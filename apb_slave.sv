==> flow/design.v <==
module apb_slave (
    input  logic        PCLK,        
    input  logic        PRESETn,     
    input  logic        PSEL,        
    input  logic        PENABLE,     
    input  logic        PWRITE,      
    input  logic [11:0] PADDR,       
    input  logic [31:0] PWDATA,      
    output logic [31:0] PRDATA,      
    output  logic [11:0] PADDR_out,
    output logic        PREADY,      
    output logic        PSLVERR      
);
  logic [63:0] array ;
    always_ff @(posedge PCLK or negedge PRESETn) begin
        if (!PRESETn) begin
            PREADY     <= 1'b0;
            PSLVERR    <= 1'b0;
            array     <= 64'b0;
        end else begin
            if (PSEL && PENABLE) begin
                if (PWRITE) begin
                   PREADY     <= 1'b0;
                       if (PADDR[3:0]==0) begin  
                           array[31:0] <= PWDATA;
                       end else begin 
                           array[63:32] <= PWDATA;
                   end 
                end else begin
                  if (PADDR[3:0]==0) begin  
                        PRDATA <= array[31:0] ; 
                        PREADY     <= 1'b1;
                        PADDR_out <= PADDR;
                    end else if (PADDR[3:0]==1) begin 
                        PRDATA <= array[63:32]; 
                        PREADY     <= 1'b1;
                        PADDR_out <= PADDR;
                     end else begin 
                       PSLVERR <= 1'b1;
                       PREADY  <= 1'b0;
                   end 
                end
            end
        end
    end
endmodule
-- Step by step through the tools: apb_slave
What the tools print for apb_slave, step after step.
Lines are those of the file above, counted from 1.
Cell names lack the library's common part.
A cell with n/a has no value.
- top module: apb_slave
- clock input: PCLK
- standard-cell library: sky130hd
- timing corner: tt_025C_1v80

-- Word level
Source: Yosys, flattened and elaborated, memories not mapped. Widths are those after wreduce. Registers that Yosys merges into a memory's read port (data or address) are not register bits. Print and check cells do not count. Equal cells are merged and count once.
- eq/ne operators: 1
- multiplexer cells at 7
- noted bitwise gates (word level): 3
- reduce/logical cells: 7
- operator list (operator ; count):
    two-way mux 32 bit ; 2
    two-way mux 12 bit ; 2
    AND reduction 4 bit ; 2
    AND reduction 3 bit ; 2
    equality test 4 x 1 -> 1 bit (second input constant) ; 1
    logical NOT 4 bit ; 1
    NOT 1 bit ; 3
    two-way mux 1 bit ; 3
    nonzero test 2 bit ; 1
    logical AND 1 bit ; 1
- register bits: 110
- output and inout port bits: 46

-- Longest topological paths
Longest topological path by Yosys (ltp), each cell counted once; first at word level (registers and memories cut), then after technology mapping (sequential cells cut; the memories' decode and read muxes count).
- depth in word-level cells: 4
- noted ABC_AREA: 0
- gate-level depth with buffers: 4
- noted depth with buffers taken out: 3

-- Netlist
The flow's flattened synthesis, as Yosys stat reports it; memories are mapped. The netlist is that of the ABC_AREA named above (0 if unset); the other value can give another one.
The area totals of this step are shown rounded.
- mapped cells at 226
- cell area after synthesis at 4200 um^2
- sequential part of the area: 3000 um^2
- flip-flop cells: 110
- noted buffers: 9
- cell types (type ; count ; area in all (um^2)):
    dfrtp_1 ; 66 ; 1.65E+03
    edfxtp_1 ; 44 ; 1.32E+03
    mux2_2 ; 92 ; 1.04E+03
    mux2_1 ; 4 ; 45.043
    buf_6 ; 3 ; 33.782
    buf_2 ; 6 ; 30.029
    nor4_4 ; 1 ; 21.27
    nor3_4 ; 1 ; 16.266
    a21o_1 ; 2 ; 15.014
    or3_4 ; 1 ; 11.261
    nor2_1 ; 2 ; 7.507
    and2_1 ; 1 ; 6.256
    nand3_1 ; 1 ; 5.005
    nor3_1 ; 1 ; 5.005
    nand2_1 ; 1 ; 3.754

-- Path before layout
Path of least setup slack by OpenSTA after synthesis, without wires, with an ideal clock, recovery checks aside; 20% of the period is set as input and as output delay. Where synthesis merged equal registers, the netlist keeps one of their names.
- kind: input to register
- start: in PADDR[1]
- end: reg PADDR_out[0]
- period: 4.47 ns
- external input delay at 0.894 ns
- library setup time at 0.406 ns
- launch time at the first pin at 0.894 ns
- arrival at 2.605 ns
- noted setup slack: 1.459 ns
- delay of the path at 2.117 ns
- stages on the path at 3
- noted path buffers: 0
- noted synthesis period reached: 3.011 ns
"delay of the path" = arrival - input delay + setup time.
"stages on the path" counts driving pins, that of a launching flip-flop among them; a cell with two outputs on the path counts twice.
"synthesis period reached" is the clock period less the worst setup slack; recovery checks do not enter. This is arithmetic on one report: input and output delays are still those of the set period (20% each).
Between the ends stands the longest chain of elaborated cells between them, by number of cells; it is not shown to be the way that was timed. Of several equally long chains one is given.
A line is the first line of the expression or statement that the cell stems from. Yosys adds cells for indexed reads and writes and turns some case tables into memories.
The path ends at the enable pin of a flip-flop; only ways to that pin are counted.
- path through: or3_4 -> nor3_1 -> and2_1
- cells in the longest elaborated chain at 3
- noted elaborated cells between the ends (all ways): 4
- RTL lines, path post-synthesis (item ; line ; text):
    from (decl) ; 7 ; input  logic [11:0] PADDR,
    logical NOT 4 bit ; 30 ; if (PADDR[3:0]==0) begin
    nonzero test 2 bit ; n/a ;
    AND reduction 4 bit ; n/a ;
    to (assign) ; 33 ; PADDR_out <= PADDR;
    to (assign) ; 37 ; PADDR_out <= PADDR;
    to (decl) ; 10 ; output  logic [11:0] PADDR_out,

-- Path in the finished layout
From the final timing report of entry A: the path of least setup slack in the routed layout; clock arrival at registers is part of the times.
- kind: input to register
- start: in PADDR[0]
- end: reg PRDATA[21]
- period: 1.82 ns
- external input delay at 0.36 ns
- library setup time at 0.25 ns
- launch time at the first pin at 0.36 ns
- arrival at 1.76 ns
- noted setup slack: 0.14 ns
- stages on the path at 5
- noted path buffers: 3
Between the ends stands the longest chain of elaborated cells between them, by number of cells; it is not shown to be the way that was timed. Of several equally long chains one is given.
Ways into the end's enable are left out, as the timed path ends at the data pin.
- path through: dlygate4sd2_1 -> nor4_4 -> buf_6 -> buf_12 -> mux2_2
- cells in the longest elaborated chain at 3
- noted elaborated cells between the ends (all ways): 4
- RTL lines, path after layout (item ; line ; text):
    from (decl) ; 7 ; input  logic [11:0] PADDR,
    equality test 4 x 1 -> 1 bit ; 34 ; end else if (PADDR[3:0]==1) begin
    two-way mux 32 bit ; 34 ;
    two-way mux 32 bit ; 30 ; if (PADDR[3:0]==0) begin
    to (assign) ; 31 ; PRDATA <= array[31:0] ;
    to (assign) ; 35 ; PRDATA <= array[63:32];
    to (decl) ; 9 ; output logic [31:0] PRDATA,

Settings and measured results of 2 stored flow runs for module apb_slave (sky130hd), not sorted in any way. The constraints put input and output delay at 20% of the set period each and load the outputs with 0.01 pF.
"period reached": clock period set for the run, less the worst setup slack. It is reckoned from that one timing run; input and output delays stay at 20% of the period that was set.
"time of the worst setup path": the worst setup path's part of the clock period (all of it between registers, 20% less for each end at a port) less its slack. A launch clock that arrives late makes it longer, a capture clock that arrives late makes it shorter.
"power" is the tool's figure for a default switching activity; nothing was simulated.
The measured numbers are rounded.

Entry A
Settings were period_ns = 1.82; CORE_UTILIZATION = 38; SETUP_SLACK_MARGIN = 0.09; PLACE_DENSITY_LB_ADDON = 0.2; CORE_ASPECT_RATIO = 1.05; TNS_END_PERCENT = 15; GPL_TIMING_DRIVEN = 1; GPL_ROUTABILITY_DRIVEN = 0; CAP_MARGIN = 20; CORE_MARGIN = 2; SLEW_MARGIN = 20
- chip area in the Yosys report: 4,200 um^2
- noted the die footprint: 12,000 um^2
- noted the std-cell area (final layout): 5,800 um^2
- final design utilization: 0.53
- setup slack of the worst path: 0.14 ns
- total negative slack on setup checks: 0.000 ns
- power: 5,400 µW
- period reached: 1.682 ns
- noted the time of the worst setup path: 1.32 ns
- worst path kind: input to register

Entry B
Settings were period_ns = 1.5; CORE_UTILIZATION = 69; SETUP_SLACK_MARGIN = 0.44; HOLD_SLACK_MARGIN = -0.01; CORE_MARGIN = 5; CELL_PAD_IN_SITES_DETAIL_PLACEMENT = 2; TNS_END_PERCENT = 10; GPL_TIMING_DRIVEN = 1; GPL_ROUTABILITY_DRIVEN = 0; CTS_CLUSTER_SIZE = 19; CTS_CLUSTER_DIAMETER = 268; CAP_MARGIN = 20; SLEW_MARGIN = 20
- incomplete, placement halted on DPL-0033
