==> flow/design.v <==
module DATA_SYNC # ( parameter NUM_STAGES = 2 ,
	 parameter BUS_WIDTH = 32 )(
input    logic                      CLK,
input    logic                      RST,
input    logic     [BUS_WIDTH-1:0]  unsync_bus,
input    logic                      bus_enable,
output   logic      [BUS_WIDTH-1:0]  sync_bus,
output   logic                       enable_pulse_d
);
reg   [NUM_STAGES-1:0]    sync_reg;
reg                       enable_flop ;
wire                      enable_pulse ;
wire  [BUS_WIDTH-1:0]     sync_bus_c ;
always @(posedge CLK or negedge RST)
 begin
  if(!RST)       
   begin
    sync_reg <= 'b0 ;
   end
  else
   begin
    sync_reg <= {sync_reg[NUM_STAGES-2:0],bus_enable};
   end  
 end
always @(posedge CLK or negedge RST)
 begin
  if(!RST)       
   begin
    enable_flop <= 1'b0 ;	
   end
  else
   begin
    enable_flop <= sync_reg[NUM_STAGES-1] ;
   end  
 end
assign enable_pulse = sync_reg[NUM_STAGES-1] && !enable_flop ;
assign sync_bus_c =  enable_pulse ? unsync_bus : sync_bus ;  
always @(posedge CLK or negedge RST)
 begin
  if(!RST)       
   begin
    sync_bus <= 'b0 ;	
   end
  else
   begin
    sync_bus <= sync_bus_c ;
   end  
 end
always @(posedge CLK or negedge RST)
 begin
  if(!RST)       
   begin
    enable_pulse_d <= 1'b0 ;	
   end
  else
   begin
    enable_pulse_d <= enable_pulse ;
   end  
 end
endmodule
From RTL to reports: DATA_SYNC
What the tools print for DATA_SYNC, step after step.
Lines are those of the file above, counted from 1.
Cell names lack the library's common part.
{"block": "inputs", "top": "DATA_SYNC", "clk_port": "CLK", "library": "sky130hd", "pvt_corner": "tt_025C_1v80"}

After elaboration
Counts by Yosys on the flattened word-level netlist (proc, flatten, opt, wreduce; memories kept). Register bits leave out memories and registers merged into their read ports (data or address); mux counts leave out enables and synchronous resets folded into registers. Print and check cells are left out. Cells with the same type and inputs are merged into one.
{"block": "bits", "register_bits": 36, "out_inout_bits": 33}
{"block": "op_classes", "reduce_and_logical": 2}
{"block": "op_table", "op": "logical AND 1 bit", "n": 1}
{"block": "op_table", "op": "logical NOT 1 bit", "n": 1}

Logic depth
Longest topological path by Yosys (ltp), each cell counted once; first at word level (registers and memories cut), then after technology mapping (sequential cells cut; the memories' decode and read muxes count).
{"block": "logic_depth", "depth_word": 2, "abc_area": 1, "ltp_mapped": 5, "ltp_nobuf": 4}

After synthesis
Yosys stat after the flow's synthesis: flattened, memories mapped to cells. It holds for the ABC_AREA given above (unset counts as 0); a run with the other value may have another netlist.
The area totals of this step are shown rounded.
{"block": "by_type", "type": "dfrtp_1", "n": 36, "area_total_um2": 900.864}
{"block": "by_type", "type": "nand2_1", "n": 55, "area_total_um2": 206.448}
{"block": "by_type", "type": "nand3_1", "n": 32, "area_total_um2": 160.154}
{"block": "by_type", "type": "buf_6", "n": 5, "area_total_um2": 56.304}
{"block": "by_type", "type": "nand2_2", "n": 9, "area_total_um2": 56.304}
{"block": "by_type", "type": "buf_4", "n": 3, "area_total_um2": 22.522}
{"block": "by_type", "type": "nand2_8", "n": 1, "area_total_um2": 20.019}
{"block": "by_type", "type": "buf_2", "n": 2, "area_total_um2": 10.01}
{"block": "by_type", "type": "inv_4", "n": 1, "area_total_um2": 6.256}
{"block": "by_type", "type": "inv_1", "n": 1, "area_total_um2": 3.754}
{"block": "mapped", "cells": 145, "area_um2": 1400, "seqArea_um2": 900, "ffs": 36, "n_buf": 10}

Timing after synthesis
Path of least setup slack by OpenSTA after synthesis, without wires, with an ideal clock, recovery checks aside; 20% of the period is set as input and as output delay. Where synthesis merged equal registers, the netlist keeps one of their names.
{"block": "synth_path", "path_type": "register to output", "startpoint": "register sync_bus[20]", "endpoint": "output port sync_bus[20]", "period_ns": 2.58, "launch_ns": 0.000, "arrival_ns": 0.393, "required_time_ns": 2.064, "setup_slack_ns": 1.671, "delay_ns": 0.393, "stages": 1, "period_less_setup_slack_ns": 0.909}
"delay_ns" is the arrival time less input delay plus setup time.
A path that ends at an output port has no setup time.
"stages" counts driving pins, that of a launching flip-flop among them; a cell with two outputs on the path counts twice.
"period_less_setup_slack_ns" = period - worst setup slack (recovery checks aside). The figure is calculated, with input and output delays left at 20% of the set period.
{"block": "synth_via", "path_cell_list": "dfrtp_1", "elab_chain_cells": 0, "cone_cells": 0, "lines_between": 0}
{"block": "synth_lines", "item": "from (decl)", "line": 7, "source": "output   logic      [BUS_WIDTH-1:0]  sync_bus,"}
{"block": "synth_lines", "item": "from (assign)", "line": 42, "source": "sync_bus <= 'b0 ;"}
{"block": "synth_lines", "item": "from (assign)", "line": 46, "source": "sync_bus <= sync_bus_c ;"}
{"block": "synth_lines", "item": "to (decl)", "line": 7}

==> results <==
2 stored runs of DATA_SYNC in the flow (synthesis by Yosys, layout by OpenROAD, sky130hd cells), in arbitrary order. Constraints: input delay and output delay 20% of the set period each, output load 0.01 pF.

Run 1
==> flow/run.sh <==
#!/bin/bash
# the make line also repeats the synthesis and layout settings of config.mk as NAME=value (left out here)
make -C /OpenROAD-flow-scripts/flow DESIGN_CONFIG=/design/flow/config.mk WORK_HOME=/design/flow/orfs CLKGATE_MAP_FILE= finish
==> flow/config.mk <==
export PLATFORM = sky130hd
export DESIGN_NAME = DATA_SYNC
export DESIGN_NICKNAME = DATA_SYNC
export VERILOG_FILES = /design/flow/design.v
export SDC_FILE = /design/flow/constraint.sdc
export NUM_CORES = 4
export LEC_CHECK = 0
export ABC_AREA = 1
export CAP_MARGIN = 10
export CELL_PAD_IN_SITES_GLOBAL_PLACEMENT = 2
export CORE_MARGIN = 2
export CORE_UTILIZATION = 43
export CTS_CLUSTER_DIAMETER = 276
export CTS_CLUSTER_SIZE = 51
export PLACE_DENSITY = 0.66
export SETUP_SLACK_MARGIN = 0.16
export SLEW_MARGIN = 20
export TNS_END_PERCENT = 60
==> flow/constraint.sdc <==
create_clock -name core_clock -period 0.835 [get_ports {CLK}]
set_input_delay 0.1670 -clock core_clock [delete_from_list [all_inputs] [get_ports {CLK}]]
set_output_delay 0.1670 -clock core_clock [all_outputs]
set_load 0.01 [all_outputs]

==> results of run 1, as JSON <==
{
  "outcome": "stopped before the end: placement reported GPL-0301"
}

Run 2
==> flow/run.sh <==
#!/bin/bash
# the make line also repeats the synthesis and layout settings of config.mk as NAME=value (left out here)
make -C /OpenROAD-flow-scripts/flow DESIGN_CONFIG=/design/flow/config.mk WORK_HOME=/design/flow/orfs CLKGATE_MAP_FILE= finish
==> flow/config.mk <==
export PLATFORM = sky130hd
export DESIGN_NAME = DATA_SYNC
export DESIGN_NICKNAME = DATA_SYNC
export VERILOG_FILES = /design/flow/design.v
export SDC_FILE = /design/flow/constraint.sdc
export NUM_CORES = 4
export LEC_CHECK = 0
export CAP_MARGIN = 20
export CELL_PAD_IN_SITES_DETAIL_PLACEMENT = 2
export CELL_PAD_IN_SITES_GLOBAL_PLACEMENT = 3
export CORE_ASPECT_RATIO = 0.58
export CORE_MARGIN = 2
export CORE_UTILIZATION = 48
export HOLD_SLACK_MARGIN = 0.2
export MIN_ROUTING_LAYER = met2
export PLACE_DENSITY = 0.36
export SETUP_SLACK_MARGIN = -0.03
export SLEW_MARGIN = 35
export TNS_END_PERCENT = 90
==> flow/constraint.sdc <==
create_clock -name core_clock -period 0.844 [get_ports {CLK}]
set_input_delay 0.1688 -clock core_clock [delete_from_list [all_inputs] [get_ports {CLK}]]
set_output_delay 0.1688 -clock core_clock [all_outputs]
set_load 0.01 [all_outputs]

==> results of run 2, as JSON <==
{
  "outcome": "stopped before the end: placement reported GPL-0301"
}
